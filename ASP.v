==> flow/design.v <==
module ASP #(parameter data_size = 32, parameter tag_size = 8, parameter mem_depth = 256) (
    input clk,
    input reset,
    input data_parity_ready_in,
    input[(data_size):0] data_parity_in,
    input network_data_ready_in,
    input network_ACK_in,
    input[(data_size+tag_size-1):0] network_data_tag_in,
    output parity_error_out,
    output host_data_ready_out,
    output[(data_size-1):0] host_data_out,
    output network_data_ready_out,
    output network_ACK_out,
    output[(data_size+tag_size-1):0] network_data_tag_out
);
    wire[1:0] ID_opcode;
    control_unit control_unit_inst(clk, reset, data_parity_ready_in, network_data_ready_in, network_ACK_in, ID_opcode);
    stage_1 #(.data_size(data_size), .tag_size(tag_size)) id_l1_pipeline_reg(clk, reset, ID_opcode, layer1_opcode, data_parity_in, layer1_dpp, network_data_tag_in, layer1_ndt);
    wire[1:0] layer1_opcode;
    wire[(data_size):0] layer1_dpp;
    wire[(data_size+tag_size-1):0] layer1_ndt;
    wire layer1_error_detected;
    soft_error_detection #(.data_size(data_size)) SED_inst(clk, reset, layer1_dpp[data_size:1], layer1_dpp[0], layer1_error_detected);
    stage_2 #(.data_size(data_size), .tag_size(tag_size)) l1_l2_pipeline_reg(clk, reset, layer1_opcode, layer2_opcode, layer1_error_detected, layer2_error_detected, layer1_dpp, layer2_dpp, layer1_ndt, layer2_ndt, layer2_rx_data, layer2_tx_data, layer2_rx_tag);
    wire[1:0] layer2_opcode;
    wire[(data_size):0] layer2_dpp;
    wire[(data_size-1):0] layer2_tx_data;
    wire[(data_size-1):0] layer2_rx_data;
    wire[(tag_size-1):0] layer2_rx_tag;
    wire[(tag_size-1):0] layer2_computed_tag;
    wire layer2_tag_match;
    wire[(data_size+tag_size-1):0] layer2_ndt;
    wire layer2_error_detected;
    wire[(data_size-1):0] layer2_TGEN_data_in;
    wire[15:0] secret_key;
    localparam OP_TXE = 2'b01;
    assign layer2_TGEN_data_in = (layer2_opcode == OP_TXE) ? layer2_tx_data : layer2_rx_data;
    secret_key_register skr_inst(secret_key);
    tag_generation #(.DATA_SIZE(data_size)) tag_gen_inst(clk, reset, layer2_TGEN_data_in, secret_key, layer2_computed_tag);
    assign layer2_tag_match = (layer2_computed_tag == layer2_rx_tag);
    stage_3 #(.data_size(data_size), .tag_size(tag_size)) l2_ol_pipeline_reg(clk, reset, layer2_opcode, OL_opcode, layer2_error_detected, OL_error_detected, layer2_tx_data, layer2_computed_tag, OL_tx_data, OL_tx_tag, layer2_tag_match, OL_tag_match, layer2_ndt, OL_ndt, OL_rx_data, OL_tx_data_tagged);
    wire[1:0] OL_opcode;
    wire[(data_size-1):0] OL_tx_data;
    wire[(data_size+tag_size-1):0] OL_tx_data_tagged;
    wire[(tag_size-1):0] OL_tx_tag;
    wire OL_tag_match;
    wire[(data_size-1):0] OL_rx_data;
    wire[(data_size+tag_size-1):0] OL_ndt;
    wire OL_error_detected;
    wire[75:0] OL_log_item;
    output_stage output_stage_inst(clk, reset, OL_opcode, OL_error_detected, OL_tx_data, OL_tx_tag, OL_tx_data_tagged, OL_tag_match, OL_rx_data, OL_ndt, parity_error_out, host_data_ready_out, network_data_ready_out, network_ACK_out, host_data_out, network_data_tag_out);
    log #(.DATA_SIZE(data_size), .TAG_SIZE(tag_size), .MEM_DEPTH(mem_depth)) log_inst(clk, reset, OL_opcode, OL_tag_match, OL_error_detected, host_data_ready_out, network_data_ready_out, network_ACK_out, OL_tx_data, OL_ndt, OL_log_item);
endmodule
module control_unit(
    input clk,
    input reset,
    input dpp_ready_in,
    input nd_ready_in,
    input na_in,
    output reg[1:0] opcode_out
    );
    localparam OP_NOP = 2'b00;
    localparam OP_TXE = 2'b01;
    localparam OP_RXA = 2'b10;
    localparam OP_LOG = 2'b11;
    always @(*) begin 
        if (reset) begin
            opcode_out <= OP_NOP;
        end else begin
            if (na_in && nd_ready_in) begin
                opcode_out <= OP_LOG;      
            end else if (nd_ready_in) begin
                opcode_out <= OP_RXA;
            end else if (dpp_ready_in) begin
                opcode_out <= OP_TXE;
            end else begin
                opcode_out <= OP_NOP;
            end
        end        
    end
endmodule
module log #(
    parameter DATA_SIZE = 32,
    parameter TAG_SIZE = 8,
    parameter MEM_DEPTH = 256   
) (
    input clk,
    input reset,
    input [1:0] opcode,
    input tag_match,
    input parity_error_in,
    input host_data_ready_in,
    input network_data_ready_in,
    input network_ack_in,
    input [DATA_SIZE-1:0] host_data_in,
    input [DATA_SIZE+TAG_SIZE-1:0] ndt_in,
    output reg[75:0] log_item
);
reg[MEM_DEPTH-1:0] log_memory[75:0];
integer i = 0;   
wire[75:0] log_item_wire = {parity_error_in, host_data_ready_in, network_data_ready_in, network_ack_in, host_data_in, ndt_in};
wire should_log;
localparam OP_RXA = 2'b10;
localparam OP_LOG = 2'b11;
assign should_log = (opcode == OP_LOG || (opcode == OP_RXA && tag_match == 0));
always @(*) begin
    if (reset) begin
        for (i = 0; i < MEM_DEPTH; i = i + 1) begin
            log_memory[i] <= 76'd0;
        end
        log_item <= 0;
        i <= 0;
    end else if (i < MEM_DEPTH && should_log) begin
        log_memory[i] <= log_item_wire;
        log_item <= log_item_wire;
        i <= i + 1;   
    end else begin
        log_item <= 0;   
    end
end
endmodule
module output_stage #(parameter data_size = 32, parameter tag_size = 8) (
    input clk,
    input reset,
    input[1:0] opcode_in,
    input soft_error_in,
    input[(data_size-1):0] tx_data_in,
    input[(tag_size-1):0] tx_tag_in,
    input[(data_size+tag_size-1):0] tx_data_plus_tag_in,
    input tag_match_in,
    input[(data_size-1):0] rx_data_in,
    input[(data_size+tag_size-1):0] ndt_in,
    output reg parity_error_out,
    output reg host_data_ready_out,
    output reg network_data_ready_out,
    output reg network_ack_out,
    output reg[(data_size-1):0] host_data_out,
    output reg[(data_size+tag_size-1):0] ndt_out
    );
    localparam OP_RXA = 2'b10;
    localparam OP_TXE = 2'b01;
    assign and_gate_1 = (opcode_in == OP_RXA);
    assign and_gate_2 = (opcode_in == OP_TXE);
    assign and_gate_3 = (~parity_error_out & and_gate_2);
    assign and_gate_4 = (tag_match_in & and_gate_1);
    assign or_gate_1 = (parity_error_out | and_gate_4);
    assign or_gate_2 = (and_gate_3 | and_gate_4);
    wire [(data_size-1):0] mux_1;
    wire [(data_size+tag_size-1):0] mux_2;
    assign mux_1 = parity_error_out ? tx_data_in : rx_data_in;
    assign mux_2 = (opcode_in == OP_TXE) ? tx_data_plus_tag_in : ndt_in;
    always @(*) begin
        if (reset) begin
            parity_error_out <= 0;
            host_data_ready_out <= 0;
            network_data_ready_out <= 0;
            network_ack_out <= 0;
            host_data_out <= 0;
            ndt_out <= 0;
        end else begin
            parity_error_out <= soft_error_in;
            host_data_ready_out <= or_gate_1;
            network_data_ready_out <= or_gate_2;
            network_ack_out <= and_gate_4; 
            host_data_out <= mux_1;
            ndt_out <= mux_2;
        end
    end
endmodule
module secret_key_register (
    output[15:0] key   
);
    assign key = 16'hDEAD;
endmodule
module soft_error_detection #(parameter data_size = 32) (
    input clk,
    input reset,
    input[data_size-1:0] data,
    input parity_bit,
    output reg soft_error_flag
    );
    wire calculated_parity = ^data;
    always @(*) begin
        if (reset) begin
            soft_error_flag <= 1'b0;
        end else begin    
            if (calculated_parity == parity_bit) begin
                soft_error_flag <= 1'b0;
            end else begin
                soft_error_flag <= 1'b1;
            end
        end   
    end
endmodule
module stage_1 #(parameter data_size = 32, parameter tag_size = 8) (
    input clk,
    input reset,
    input[1:0] opcode_in,
    output reg[1:0] opcode_out,
    input[(data_size):0] dpp_in,
    output reg[(data_size):0] dpp_out,
    input[(data_size+tag_size-1):0] ndt_in,
    output reg[(data_size+tag_size-1):0] ndt_out
);
    always @(posedge clk) begin
        if (reset) begin
            opcode_out <= 0;
            dpp_out <= 0;
            ndt_out <= 0;
        end else begin
            opcode_out <= opcode_in;
            dpp_out <= dpp_in;
            ndt_out <= ndt_in;
        end
    end
endmodule
module stage_2 #(parameter data_size = 32, parameter tag_size = 8) (
    input clk,
    input reset,
    input[1:0] opcode_in,
    output reg[1:0] opcode_out,
    input soft_error_in,
    output reg soft_error_out,
    input[(data_size):0] dpp_in,
    output reg[(data_size):0] dpp_out,
    input[(data_size+tag_size-1):0] ndt_in,
    output reg[(data_size+tag_size-1):0] ndt_out,
    output[(data_size-1):0] rx_data, 
    output[(data_size-1):0] tx_data,
    output[(tag_size-1):0] rx_tag
);
    assign tx_data = dpp_out[(data_size):1];
    assign rx_data = ndt_out[(data_size+tag_size-1):tag_size];
    assign rx_tag = ndt_out[(tag_size-1):0];
    always @(posedge clk) begin
        if (reset) begin
            opcode_out <= 0;
            soft_error_out <= 0;
            dpp_out <= 0;
            ndt_out <= 0;
        end else begin
            opcode_out <= opcode_in;
            soft_error_out <= soft_error_in;
            dpp_out <= dpp_in;
            ndt_out <= ndt_in;
        end
    end
endmodule
module stage_3 #(parameter data_size = 32, parameter tag_size = 8) (
    input clk,
    input reset,
    input[1:0] opcode_in,
    output reg[1:0] opcode_out,
    input soft_error_in,
    output reg soft_error_out,
    input[(data_size-1):0] tx_data_in,
    input[(tag_size-1):0] tx_tag_in,
    output reg[(data_size-1):0] tx_data_out,
    output reg[(tag_size-1):0] tx_tag_out,
    input tag_match_in,
    output reg tag_match_out,
    input[(data_size+tag_size-1):0] ndt_in,
    output reg[(data_size+tag_size-1):0] ndt_out,
    output[(data_size-1):0] rx_data_out,
    output[(data_size+tag_size-1):0] tx_data_plus_tag
);
    assign rx_data_out = ndt_out[(data_size+tag_size-1):tag_size];
    assign tx_data_plus_tag = {tx_data_out,tx_tag_out};
    always @(posedge clk) begin
        if (reset) begin
            opcode_out <= 0;
            soft_error_out <= 0;
            tx_data_out <= 0;
            tx_tag_out <= 0;
            tag_match_out <= 0;
            ndt_out <= 0;
        end else begin
            opcode_out <= opcode_in;
            soft_error_out <= soft_error_in;
            tx_data_out <= tx_data_in;
            tx_tag_out <= tx_tag_in;
            tag_match_out <= tag_match_in;
            ndt_out <= ndt_in;
        end
    end
endmodule
module tag_generation #(parameter DATA_SIZE = 32, parameter BLOCK_SIZE = DATA_SIZE / 4) (
    input clk,
    input reset,
    input [DATA_SIZE-1:0] data,
    input [15:0] secret_key,
    output reg [BLOCK_SIZE-1:0] tag
);
    wire [BLOCK_SIZE-1:0] bf_block[3:0];
    wire [BLOCK_SIZE-1:0] rls_block[3:0];
    wire [BLOCK_SIZE-1:0] tag_next;
    assign bf_block[0] = (secret_key[0] == 1'b1) ? ~data[BLOCK_SIZE-1:0] : data[BLOCK_SIZE-1:0];
    assign bf_block[1] = (secret_key[1] == 1'b1) ? ~data[2*BLOCK_SIZE-1:BLOCK_SIZE] : data[2*BLOCK_SIZE-1:BLOCK_SIZE];
    assign bf_block[2] = (secret_key[2] == 1'b1) ? ~data[3*BLOCK_SIZE-1:2*BLOCK_SIZE] : data[3*BLOCK_SIZE-1:2*BLOCK_SIZE];
    assign bf_block[3] = (secret_key[3] == 1'b1) ? ~data[4*BLOCK_SIZE-1:3*BLOCK_SIZE] : data[4*BLOCK_SIZE-1:3*BLOCK_SIZE];
    wire [2:0] shift_amount_0 = secret_key[2:0] % BLOCK_SIZE;
    wire [2:0] shift_amount_1 = secret_key[5:3] % BLOCK_SIZE;
    wire [2:0] shift_amount_2 = secret_key[8:6] % BLOCK_SIZE;
    wire [2:0] shift_amount_3 = secret_key[11:9] % BLOCK_SIZE;
    assign rls_block[0] = (bf_block[0] << shift_amount_0) | (bf_block[0] >> (BLOCK_SIZE - shift_amount_0));
    assign rls_block[1] = (bf_block[1] << shift_amount_1) | (bf_block[1] >> (BLOCK_SIZE - shift_amount_1));
    assign rls_block[2] = (bf_block[2] << shift_amount_2) | (bf_block[2] >> (BLOCK_SIZE - shift_amount_2));
    assign rls_block[3] = (bf_block[3] << shift_amount_3) | (bf_block[3] >> (BLOCK_SIZE - shift_amount_3));
    assign tag_next = rls_block[0] ^ rls_block[1] ^ rls_block[2] ^ rls_block[3];
    always @(*) begin
        if (reset) begin
            tag <= 8'hff;
        end else begin    
            tag <= tag_next;
        end
    end
endmodule
Tool chain data of ASP:

Tool output for the design above, in the order of the flow.
Line numbers count from 1 in the design file above.
Operators carry their Yosys type and port widths (W data, S select, Z words).
Library cell names are shortened.
The mark - stands for no value.

* top module: ASP
* clock port: clk
* standard-cell library: sky130hd
* timing corner: tt_025C_1v80

Elaborated design:

Counts by Yosys on the flattened word-level netlist (proc, flatten, opt, wreduce). Print and check cells are left out. Cells with the same type and inputs are merged into one.

* output and inout bits: 76
* input port bits: 78
* elaborated cells: 49
* register bits: 235

* equal/unequal tests: 5
* muxes and demuxes: 14
* reductions and logical operators: 2
* bitwise gates (word level): 15

Operator list (count)
* $mux W32: 3
* $mux W40: 2
* $reduce_xor A32 Y1: 1
* $xor A8 B8 Y8: 3
* $not A8 Y8: 3
* $or A8 B5 Y8: 2
* $or A8 B2 Y8: 1
* $or A8 B7 Y8: 1
* $eq A8 B8 Y1: 1
* $mux W8: 1
* $mux W1: 6
* $eq A2 B1 Y1 const B: 2
* $mux W2: 2
* $and A1 B1 Y1: 2
* $or A1 B1 Y1: 2
* $eq A2 B2 Y1 const B: 1
* $eq A1 B1 Y1: 1
* $logic_and A1 B1 Y1: 1
* $not A1 Y1: 1

Logic depth:

Yosys ltp: most cells in a row. Word level: on the elaborated netlist, between registers, memories and ports. Mapped: between sequential cells and ports; inverters and the memories' decode and read muxes count.

* word-level depth: 9
* ABC_AREA: 0
* depth in mapped cells: 6
* gate-level depth less buffers: 6

Synthesis result:

The flow's flattened synthesis, as Yosys stat reports it; memories are mapped. The netlist is that of the ABC_AREA named above (0 if unset); the other value can give another one.

Cells by type
* dfxtp_1: count 234, area in all 4.68E+03 µm²
* nor2b_1: count 232, area in all 1.45E+03 µm²
* xnor2_1: count 67, area in all 586.813 µm²
* mux2i_1: count 40, area in all 400.384 µm²
* nand2_1: count 81, area in all 304.042 µm²
* a21oi_1: count 40, area in all 200.192 µm²
* xor2_1: count 19, area in all 166.41 µm²
* clkbuf_1: count 39, area in all 146.39 µm²
* nor2_1: count 35, area in all 131.376 µm²
* xnor3_1: count 1, area in all 22.522 µm²
* buf_2: count 4, area in all 20.019 µm²
* buf_1: count 5, area in all 18.768 µm²
* nand2b_1: count 2, area in all 12.512 µm²
* nand4bb_1: count 1, area in all 11.261 µm²
* nor2b_2: count 1, area in all 8.758 µm²
* o31ai_1: count 1, area in all 7.507 µm²
* nand4_1: count 1, area in all 6.256 µm²
* nor4_1: count 1, area in all 6.256 µm²

Not listed: further types 3, cells in them 3.

* cell count: 807
* area of sequential cells: 4684.5 µm²
* mapped area: 8199.1 µm²
* flip-flops: 234
* buffers: 48

The figures by module come from a second, unflattened synthesis with its own total; it is not the netlist above.

* cells (unflattened synthesis): 1353
* area (unflattened synthesis): 13320.3 µm²

Each row is one instance without its submodules.

By module
* tag_generation (DATA_SIZE=32): cells 394, times used 1, area 3185.6 µm²
* stage_3: cells 249, times used 1, area 2832.7 µm²
* stage_2: cells 232, times used 1, area 2605.0 µm²
* stage_1: cells 158, times used 1, area 2048.2 µm²
* output_stage: cells 219, times used 1, area 1550.2 µm²
* ASP: cells 48, times used 1, area 644.4 µm²
* soft_error_detection (data_size=32): cells 32, times used 1, area 306.5 µm²
* secret_key_register: cells 18, times used 1, area 127.6 µm²
* control_unit: cells 3, times used 1, area 20.0 µm²

Path before layout:

OpenSTA on the mapped netlist: ideal clock, no wires. The path of least setup slack (recovery checks aside). Input and output delay are each 20% of the period. Register names are those of the netlist, which keeps one name where synthesis merged equal registers.

* kind: input to output
* start point: input reset
* end point: output host_data_out[10]
* slack: 202 ps
* data required time: 1520 ps
* clock period: 1900 ps
* output delay: 380 ps
* buffers on the path: 3
* external input delay: 380 ps
* delay of the path: 938 ps
* arrival time: 1318 ps
* stages on the path: 4
* launch time at the first pin: 380 ps
* period reached after synthesis: 1698 ps

"delay of the path" is the arrival time less input delay plus setup time.
A path that ends at an output port has no setup time.
"stages on the path": output pins that drive a net of the path, with the launching flip-flop's if there is one; two outputs of one cell count as two.
"period reached after synthesis" is the clock period less the worst setup slack; recovery checks do not enter. This is arithmetic on one report: input and output delays are still those of the set period (20% each).
The rows between start and end are the longest chain of elaborated cells between them; the timing report does not say that the signal goes this way. Where chains are equally long, one stands for them.
Each line given opens the expression or statement behind the cell; cells for indexed reads and writes are added by Yosys, which also makes memories of some case tables.

* path through: clkbuf_1 clkbuf_1 buf_1 nor2_1
* length of the longest elaborated chain: 3
* elaborated cells on any way between the ends: 3
* RTL lines with such cells: 2

RTL lines, path post-synthesis
* start: declaration: RTL line 3 `input reset,`
* $mux W1: RTL line 153 `if (reset) begin`
* $mux W32: RTL line 150 `assign mux_1 = parity_error_out ? tx_data_in : rx_data_in;`
* $mux W32: RTL line 153
* end: declaration: RTL line 11 `output[(data_size-1):0] host_data_out,`

Worst path after layout:

Path of least setup slack in the final report of job 2 (OpenROAD, finished layout, wires in). Where an end is a register, its clock arrival counts in the times.
The path's times are printed in steps of 10 ps; the period is the one set.

* kind: register to output
* start point: register l2_ol_pipeline_reg.opcode_out[0]
* end point: output network_data_tag_out[20]
* stages on the path: 8
* clock period: 1060 ps
* buffers on the path: 4
* output delay: 210 ps
* slack: -900 ps
* arrival time: 1750 ps
* launch time at the first pin: 500 ps
* data required time: 850 ps

The rows between start and end are the longest chain of elaborated cells between them; the timing report does not say that the signal goes this way. Where chains are equally long, one stands for them.

* path through: dfxtp_4 buf_6 nand2b_4 buf_8 buf_12 nand2_2 a21oi_2 buf_2
* length of the longest elaborated chain: 3
* elaborated cells on any way between the ends: 3

RTL lines, path post-layout
* start: declaration: RTL line 253 `output reg[1:0] opcode_out,`
* start: assignment: RTL line 271 `opcode_out <= 0;`
* start: assignment: RTL line 278 `opcode_out <= opcode_in;`
* $eq A2 B1 Y1: RTL line 151 `assign mux_2 = (opcode_in == OP_TXE) ? tx_data_plus_tag_in : ndt_in;`
* $mux W40: RTL line 151
* $mux W40: RTL line 153 `if (reset) begin`
* end: declaration: RTL line 14 `output[(data_size+tag_size-1):0] network_data_tag_out`

Ticket comment

Flow measurements of ASP on sky130hd: 2 stored runs with different settings, listed in no order. Input and output delays are each 20% of the period that was set; the output load is 0.01 pF.
"clock period achieved" = clock period - worst setup slack. The figure is calculated, with input and output delays left at 20% of the set period.
"time of the worst setup path" = time allowed to the worst setup path (clock period - input delay - output delay, where it has them) - its slack; a late launch clock adds to it, a late capture clock takes from it.
"total power after layout" is the tool's figure for a default switching activity; nothing was simulated.
"time of the worst setup path" is given in steps of 10 ps.

### Job 1

==> flow/run.sh <==
#!/bin/bash
# the make line also repeats the synthesis and layout settings of config.mk as NAME=value (left out here)
make -C /OpenROAD-flow-scripts/flow DESIGN_CONFIG=/design/flow/config.mk WORK_HOME=/design/flow/orfs CLKGATE_MAP_FILE= finish
==> flow/config.mk <==
export PLATFORM = sky130hd
export DESIGN_NAME = ASP
export DESIGN_NICKNAME = ASP
export VERILOG_FILES = /design/flow/design.v
export SDC_FILE = /design/flow/constraint.sdc
export NUM_CORES = 4
export LEC_CHECK = 0
export ABC_AREA = 1
export CAP_MARGIN = 20
export CELL_PAD_IN_SITES_DETAIL_PLACEMENT = 0
export CORE_ASPECT_RATIO = 0.56
export CORE_MARGIN = 2
export CORE_UTILIZATION = 59
export PLACE_DENSITY_LB_ADDON = 0.17
export SETUP_SLACK_MARGIN = 0.35
export SLEW_MARGIN = 20
==> flow/constraint.sdc <==
create_clock -name core_clock -period 1.25 [get_ports {clk}]
set_input_delay 0.2500 -clock core_clock [delete_from_list [all_inputs] [get_ports {clk}]]
set_output_delay 0.2500 -clock core_clock [all_outputs]
set_load 0.01 [all_outputs]

Outcome of job 1: not finished: routing ended with error DPL-0038

### Job 2

==> flow/run.sh <==
#!/bin/bash
# the make line also repeats the synthesis and layout settings of config.mk as NAME=value (left out here)
make -C /OpenROAD-flow-scripts/flow DESIGN_CONFIG=/design/flow/config.mk WORK_HOME=/design/flow/orfs CLKGATE_MAP_FILE= finish
==> flow/config.mk <==
export PLATFORM = sky130hd
export DESIGN_NAME = ASP
export DESIGN_NICKNAME = ASP
export VERILOG_FILES = /design/flow/design.v
export SDC_FILE = /design/flow/constraint.sdc
export NUM_CORES = 4
export LEC_CHECK = 0
export ABC_AREA = 0
export CAP_MARGIN = 20
export CELL_PAD_IN_SITES_DETAIL_PLACEMENT = 1
export CORE_MARGIN = 6
export CORE_UTILIZATION = 38
export CTS_CLUSTER_DIAMETER = 95
export GPL_ROUTABILITY_DRIVEN = 1
export HOLD_SLACK_MARGIN = 0.25
export SLEW_MARGIN = 10
==> flow/constraint.sdc <==
create_clock -name core_clock -period 1.06 [get_ports {clk}]
set_input_delay 0.2120 -clock core_clock [delete_from_list [all_inputs] [get_ports {clk}]]
set_output_delay 0.2120 -clock core_clock [all_outputs]
set_load 0.01 [all_outputs]

Results of job 2:
- Lowest hold slack: 194 ps
- Clock period achieved: 1,964 ps
- Synthesis area: 8,199.1 µm²
- Overall die area: 25,246.0 µm²
- Worst slack on setup checks: -904 ps
- Standard-cell area of the final layout: 13,122.6 µm²
- Utilization of the finished layout: 62.2%
- Time of the worst setup path: 1,750 ps
- Critical path type: register to output
- Sum of negative setup slack: -62,702 ps
- Total power after layout: 21.315 mW
